==> flow/design.v <==
`timescale 1ns / 1ps
module input_part(
    input clk,
	 input [3:0] partA,
	 input [3:0] partB,
	 input partC,
	 output reg [3:0] unsorted_num0,
	 output reg [3:0] unsorted_num1,
	 output reg [3:0] unsorted_num2,
	 output reg [3:0] unsorted_num3
	  );
	 always @(posedge clk)
	 begin
	 if(partC !=0)
	 begin
	 case(partA)
	 4'b0001: unsorted_num0 = partB;
	 4'b0010: unsorted_num1 = partB;
	 4'b0100: unsorted_num2 = partB;
	 4'b1000: unsorted_num3 = partB;
	 endcase
end
end	 
endmodule
`timescale 1ns / 1ps
module output_part(
input clk,
input [3:0] sorted_num0,
input [3:0] sorted_num1,
input [3:0] sorted_num2,
input [3:0] sorted_num3,
input start_display,
output reg [3:0] partE
);
always @(posedge clk)
begin
if(start_display==1)
begin
partE=sorted_num0;
#700;
partE=sorted_num1;
#700;
partE=sorted_num2;
#700;
partE=sorted_num3;
#700;
end
end
endmodule
`timescale 1ns / 1ps
module project1(
	input clk,
	input [3:0] partA,
	input [3:0] partB,
	input partC,
	input partD,	
	output [3:0] partE
);
	wire [3:0] unsorted_num [3:0];
	wire [3:0] sorted_num [3:0];
	wire start_display;
	input_part ip(clk, partA, partB, partC,
	unsorted_num[0], unsorted_num[1], unsorted_num[2], unsorted_num[3]);
	sorting_part sp(clk, partD, 
	unsorted_num[0], unsorted_num[1], unsorted_num[2], unsorted_num[3],
	sorted_num[0], sorted_num[1], sorted_num[2], sorted_num[3], start_display); 
	output_part op(clk, sorted_num[0], sorted_num[1], sorted_num[2], sorted_num[3], start_display, partE);
endmodule
`timescale 1ns / 1ps
module sorting_part(
input clk, 
input partD, 
	input [3:0] unsorted_num0, 
	input [3:0] unsorted_num1,
	input [3:0] unsorted_num2,
	input [3:0] unsorted_num3,
   output reg [3:0] sorted_num0,
	output reg [3:0] sorted_num1,
	output reg [3:0] sorted_num2,
	output reg [3:0] sorted_num3,
	output reg start_display
	);
	 integer i;
	 integer j;
	 reg [3:0] temp1;
	 reg [3:0] temp[3:0];
	 always@(posedge clk)
	 begin
	 temp[0]=unsorted_num0;
	 temp[1]=unsorted_num1;
	 temp[2]=unsorted_num2;
	 temp[3]=unsorted_num3;
	 if (partD!=0)
	 begin
	 for(i=0;i<4;i=i+1)
	 begin
	 for(j=0;j<4;j=j+1)
	 begin
            if(temp[i]<temp[j])
            begin
                temp1=temp[i];
                temp[i]=temp[j];
                temp[j]=temp1;
					 end
	 end
	 end
	 sorted_num0=temp[0];
	 sorted_num1=temp[1];
	 sorted_num2=temp[2];
	 sorted_num3=temp[3];
	 start_display=1;
	end
	end
endmodule
Step by step through the tools: project1:

The steps from the RTL of project1 to its reports follow in flow order.
Lines are those of the file above, counted from 1.
Operators carry their Yosys type and port widths (W data, S select, Z words).
Not given: n/a

* top: project1
* clock: clk
* library: sky130hd
* corner: tt_025C_1v80

Word-level counts:

Counts by Yosys on the flattened word-level netlist (proc, flatten, opt, wreduce). Print and check cells are left out. Cells with the same type and inputs are merged into one.

* reduce/logical cells: 4
* order comparisons: 12
* equal/unequal tests: 4
* mux-type cells: 43

Operators with widths (number)
* $mux W4: 43
* $lt A4 B4 Y1: 12
* $reduce_and A2 Y1: 4
* $eq A4 B1 Y1 const B: 1
* $eq A4 B2 Y1 const B: 1
* $eq A4 B3 Y1 const B: 1
* $eq A4 B4 Y1 const B: 1

* cells after elaboration: 69
* bits of input ports: 11
* output and inout port bits: 4
* flip-flop bits (word level): 24

Depth:

Depth = most cells in a row (Yosys ltp): at word level without a register or memory, in the mapped netlist without a sequential cell, where the memories' decode and read muxes count.

* depth in word-level cells: 34
* ABC_AREA: 0
* gate-level depth with buffers: 72
* depth with buffers taken out: 72

After synthesis:

Source: synth_stat.txt of the flow (Yosys; design flattened, memories mapped). It holds for the ABC_AREA given above (unset counts as 0); a run with the other value may have another netlist.

Cell types (number)
* sky130_fd_sc_hd__ha_1: 56
* sky130_fd_sc_hd__edfxtp_1: 20
* sky130_fd_sc_hd__inv_1: 49
* sky130_fd_sc_hd__a21oi_1: 36
* sky130_fd_sc_hd__nor2_1: 31
* sky130_fd_sc_hd__mux2_2: 9
* sky130_fd_sc_hd__o21ai_0: 19
* sky130_fd_sc_hd__nand2_1: 24
* sky130_fd_sc_hd__o21a_1: 11
* sky130_fd_sc_hd__dfxtp_1: 4
* sky130_fd_sc_hd__mux2i_1: 7
* sky130_fd_sc_hd__a21o_1: 8
* sky130_fd_sc_hd__nand2b_1: 8
* sky130_fd_sc_hd__a31oi_1: 7
* sky130_fd_sc_hd__nand3_1: 7
* sky130_fd_sc_hd__o41ai_2: 2
* sky130_fd_sc_hd__nor2b_1: 5
* sky130_fd_sc_hd__mux2_4: 2

Not listed: further types 52, cells in them 84.

* cell area after synthesis: 3325.7 sq um
* flip-flops: 24
* buffers: 0
* cells in the netlist: 389
* sequential part of the area: 680.7 sq um

By module: a second synthesis without flattening, with its own total; a netlist apart from the flattened one above.

* cells (unflattened synthesis): 423
* area (unflattened synthesis): 3937.5 sq um

Rows give one instance, submodules left out.

Modules
* sorting_part: area 3280.6 sq um, cells 397, times used 1
* input_part: area 536.8 sq um, cells 22, times used 1
* output_part: area 120.1 sq um, cells 4, times used 1
* project1: area 0.0 sq um, cells 0, times used 1

Worst setup path after synthesis:

OpenSTA on the mapped netlist: ideal clock, no wires. The path of least setup slack (recovery checks aside). Input and output delay are each 20% of the period. Register names are those of the netlist, which keeps one name where synthesis merged equal registers.

* path kind: register to register
* start point: register ip.unsorted_num1[3]
* end point: register sp.sorted_num3[1]
* arrival time: 14.340 ns
* delay of the path: 14.480 ns
* clock period: 17.8 ns
* path slack: 3.320 ns
* path buffers: 0
* required time: 17.660 ns
* stages on the path: 64
* synthesis period reached: 14.48 ns

"delay of the path" is the arrival time less input delay plus setup time.
"stages on the path" counts driving pins, that of a launching flip-flop among them; a cell with two outputs on the path counts twice.
"synthesis period reached" is the clock period less the worst setup slack; recovery checks do not enter. This is arithmetic on one report: input and output delays are still those of the set period (20% each).
The rows between start and end are the longest chain of elaborated cells between them; the timing report does not say that the signal goes this way. Where chains are equally long, one stands for them.
A line is the first line of the expression or statement that the cell stems from. Yosys adds cells for indexed reads and writes and turns some case tables into memories.

* cells stage by stage: sky130_fd_sc_hd__edfxtp_1 > sky130_fd_sc_hd__inv_1 > sky130_fd_sc_hd__ha_1 > sky130_fd_sc_hd__nand3b_1 > sky130_fd_sc_hd__o221ai_1 > sky130_fd_sc_hd__mux2_2 > sky130_fd_sc_hd__ha_1 > sky130_fd_sc_hd__a211oi_1 > sky130_fd_sc_hd__nand2_1 > sky130_fd_sc_hd__o31ai_2 > sky130_fd_sc_hd__mux2_2 > sky130_fd_sc_hd__ha_1 > sky130_fd_sc_hd__a21o_1 > sky130_fd_sc_hd__a21oi_1 > sky130_fd_sc_hd__nand3_1 > sky130_fd_sc_hd__and2_1 > sky130_fd_sc_hd__ha_1 > sky130_fd_sc_hd__nor4_1 > [... 28 more ...] > sky130_fd_sc_hd__a21o_1 > sky130_fd_sc_hd__a2111oi_0 > sky130_fd_sc_hd__a21oi_1 > sky130_fd_sc_hd__mux2_4 > sky130_fd_sc_hd__inv_1 > sky130_fd_sc_hd__ha_1 > sky130_fd_sc_hd__o21ai_0 > sky130_fd_sc_hd__nand2b_1 > sky130_fd_sc_hd__a21oi_1 > sky130_fd_sc_hd__a41o_1 > sky130_fd_sc_hd__nand3b_1 > sky130_fd_sc_hd__nand2_1 > sky130_fd_sc_hd__ha_1 > sky130_fd_sc_hd__a21oi_1 > sky130_fd_sc_hd__or3b_1 > sky130_fd_sc_hd__o32ai_4 > sky130_fd_sc_hd__mux2_4 > sky130_fd_sc_hd__a21oi_2
* cells in the longest elaborated chain: 33

Ends and longest elaborated chain, after synthesis
* from (decl): line 8 `output reg [3:0] unsorted_num1,`
* from (assign): line 18 `4'b0010: unsorted_num1 = partB;`
* $lt A4 B4 Y1: line 99 `if(temp[i]<temp[j])`
* $mux W4: line 99
* $mux W4: line 93 `if (partD!=0)`
* $lt A4 B4 Y1: line 99
* $mux W4: line 99
* $mux W4: line 93
* $lt A4 B4 Y1: line 99
* [... 19 more ...]
* $mux W4: line 93
* $lt A4 B4 Y1: line 99
* $mux W4: line 99
* $mux W4: line 93
* $lt A4 B4 Y1: line 99
* $mux W4: line 99
* $mux W4: line 93
* to (assign): line 110 `sorted_num3=temp[3];`
* to (decl): line 80 `output reg [3:0] sorted_num3,`

Worst path after layout:

Path of least setup slack in the final report of run 1 (OpenROAD, finished layout, wires in). Where an end is a register, its clock arrival counts in the times.

* path kind: register to register
* start point: register ip.unsorted_num1[3]
* end point: register sp.sorted_num3[1]
* path slack: -3.67 ns
* stages on the path: 69
* required time: 9.92 ns
* path buffers: 1
* arrival time: 13.59 ns
* clock period: 9.79 ns

The rows between start and end are the longest chain of elaborated cells between them; the timing report does not say that the signal goes this way. Where chains are equally long, one stands for them.

* cells stage by stage: sky130_fd_sc_hd__edfxtp_1 > sky130_fd_sc_hd__inv_2 > sky130_fd_sc_hd__ha_4 > sky130_fd_sc_hd__nand3b_1 > sky130_fd_sc_hd__o221ai_4 > sky130_fd_sc_hd__mux2_4 > sky130_fd_sc_hd__ha_4 > sky130_fd_sc_hd__a211oi_2 > sky130_fd_sc_hd__nand2_1 > sky130_fd_sc_hd__o31ai_4 > sky130_fd_sc_hd__buf_4 > sky130_fd_sc_hd__mux2_4 > sky130_fd_sc_hd__ha_4 > sky130_fd_sc_hd__a21o_1 > sky130_fd_sc_hd__a21o_1 > sky130_fd_sc_hd__nor3_2 > sky130_fd_sc_hd__nor2_2 > sky130_fd_sc_hd__ha_4 > [... 33 more ...] > sky130_fd_sc_hd__a21o_1 > sky130_fd_sc_hd__a2111oi_4 > sky130_fd_sc_hd__a21oi_2 > sky130_fd_sc_hd__mux2_4 > sky130_fd_sc_hd__inv_4 > sky130_fd_sc_hd__ha_4 > sky130_fd_sc_hd__o21ai_2 > sky130_fd_sc_hd__nand2b_1 > sky130_fd_sc_hd__a21oi_2 > sky130_fd_sc_hd__a41o_1 > sky130_fd_sc_hd__nand3b_1 > sky130_fd_sc_hd__nand2_2 > sky130_fd_sc_hd__ha_4 > sky130_fd_sc_hd__a21oi_4 > sky130_fd_sc_hd__or3b_4 > sky130_fd_sc_hd__o32ai_4 > sky130_fd_sc_hd__mux2_4 > sky130_fd_sc_hd__a21oi_2
* cells in the longest elaborated chain: 33

Ends and longest elaborated chain, post-layout
* from (decl): line 8 `output reg [3:0] unsorted_num1,`
* from (assign): line 18 `4'b0010: unsorted_num1 = partB;`
* $lt A4 B4 Y1: line 99 `if(temp[i]<temp[j])`
* $mux W4: line 99
* $mux W4: line 93 `if (partD!=0)`
* $lt A4 B4 Y1: line 99
* $mux W4: line 99
* $mux W4: line 93
* $lt A4 B4 Y1: line 99
* [... 19 more ...]
* $mux W4: line 93
* $lt A4 B4 Y1: line 99
* $mux W4: line 99
* $mux W4: line 93
* $lt A4 B4 Y1: line 99
* $mux W4: line 99
* $mux W4: line 93
* to (assign): line 110 `sorted_num3=temp[3];`
* to (decl): line 80 `output reg [3:0] sorted_num3,`

Measured results for project1: 2 stored runs of the Yosys and OpenROAD flow on sky130hd. The settings differ; the order carries no meaning. The constraints put input and output delay at 20% of the set period each and load the outputs with 0.01 pF.
"period reached": clock period set for the run, less the worst setup slack. It is reckoned from that one timing run; input and output delays stay at 20% of the period that was set.
"time of the worst setup path" is the time allowed to the run's worst setup path (the clock period less input and output delay, where it has them) less its slack. Clock arrival times count: a late capture clock shortens it, a late launch clock lengthens it.
"power consumption" is the tool's figure for a default switching activity; nothing was simulated.

### Run 1

Settings: `period_ns=9.79`, `CAP_MARGIN=20`, `CORE_MARGIN=2`, `CORE_UTILIZATION=40`, `SLEW_MARGIN=20`

- Full die area: 9059.2 sq um
- Power consumption: 781.3 uW
- Setup total negative slack: -13.828 ns
- Worst hold slack in the final report: 0.345 ns
- Netlist area reported by Yosys: 3325.7 sq um
- Standard-cell area after routing: 6019.5 sq um
- Period reached: 13.460 ns
- Worst setup slack after layout: -3.670 ns
- Time of the worst setup path: 13.46 ns
- Critical path kind: register to register
- Post-layout utilization: 0.74

### Run 2

Settings: `period_ns=10.5`, `CORE_UTILIZATION=72`, `CORE_MARGIN=10`, `ABC_AREA=0`, `GPL_TIMING_DRIVEN=1`, `CTS_CLUSTER_SIZE=90`, `SLEW_MARGIN=20`, `CAP_MARGIN=20`

Unfinished; error DPL-0038 in placement.
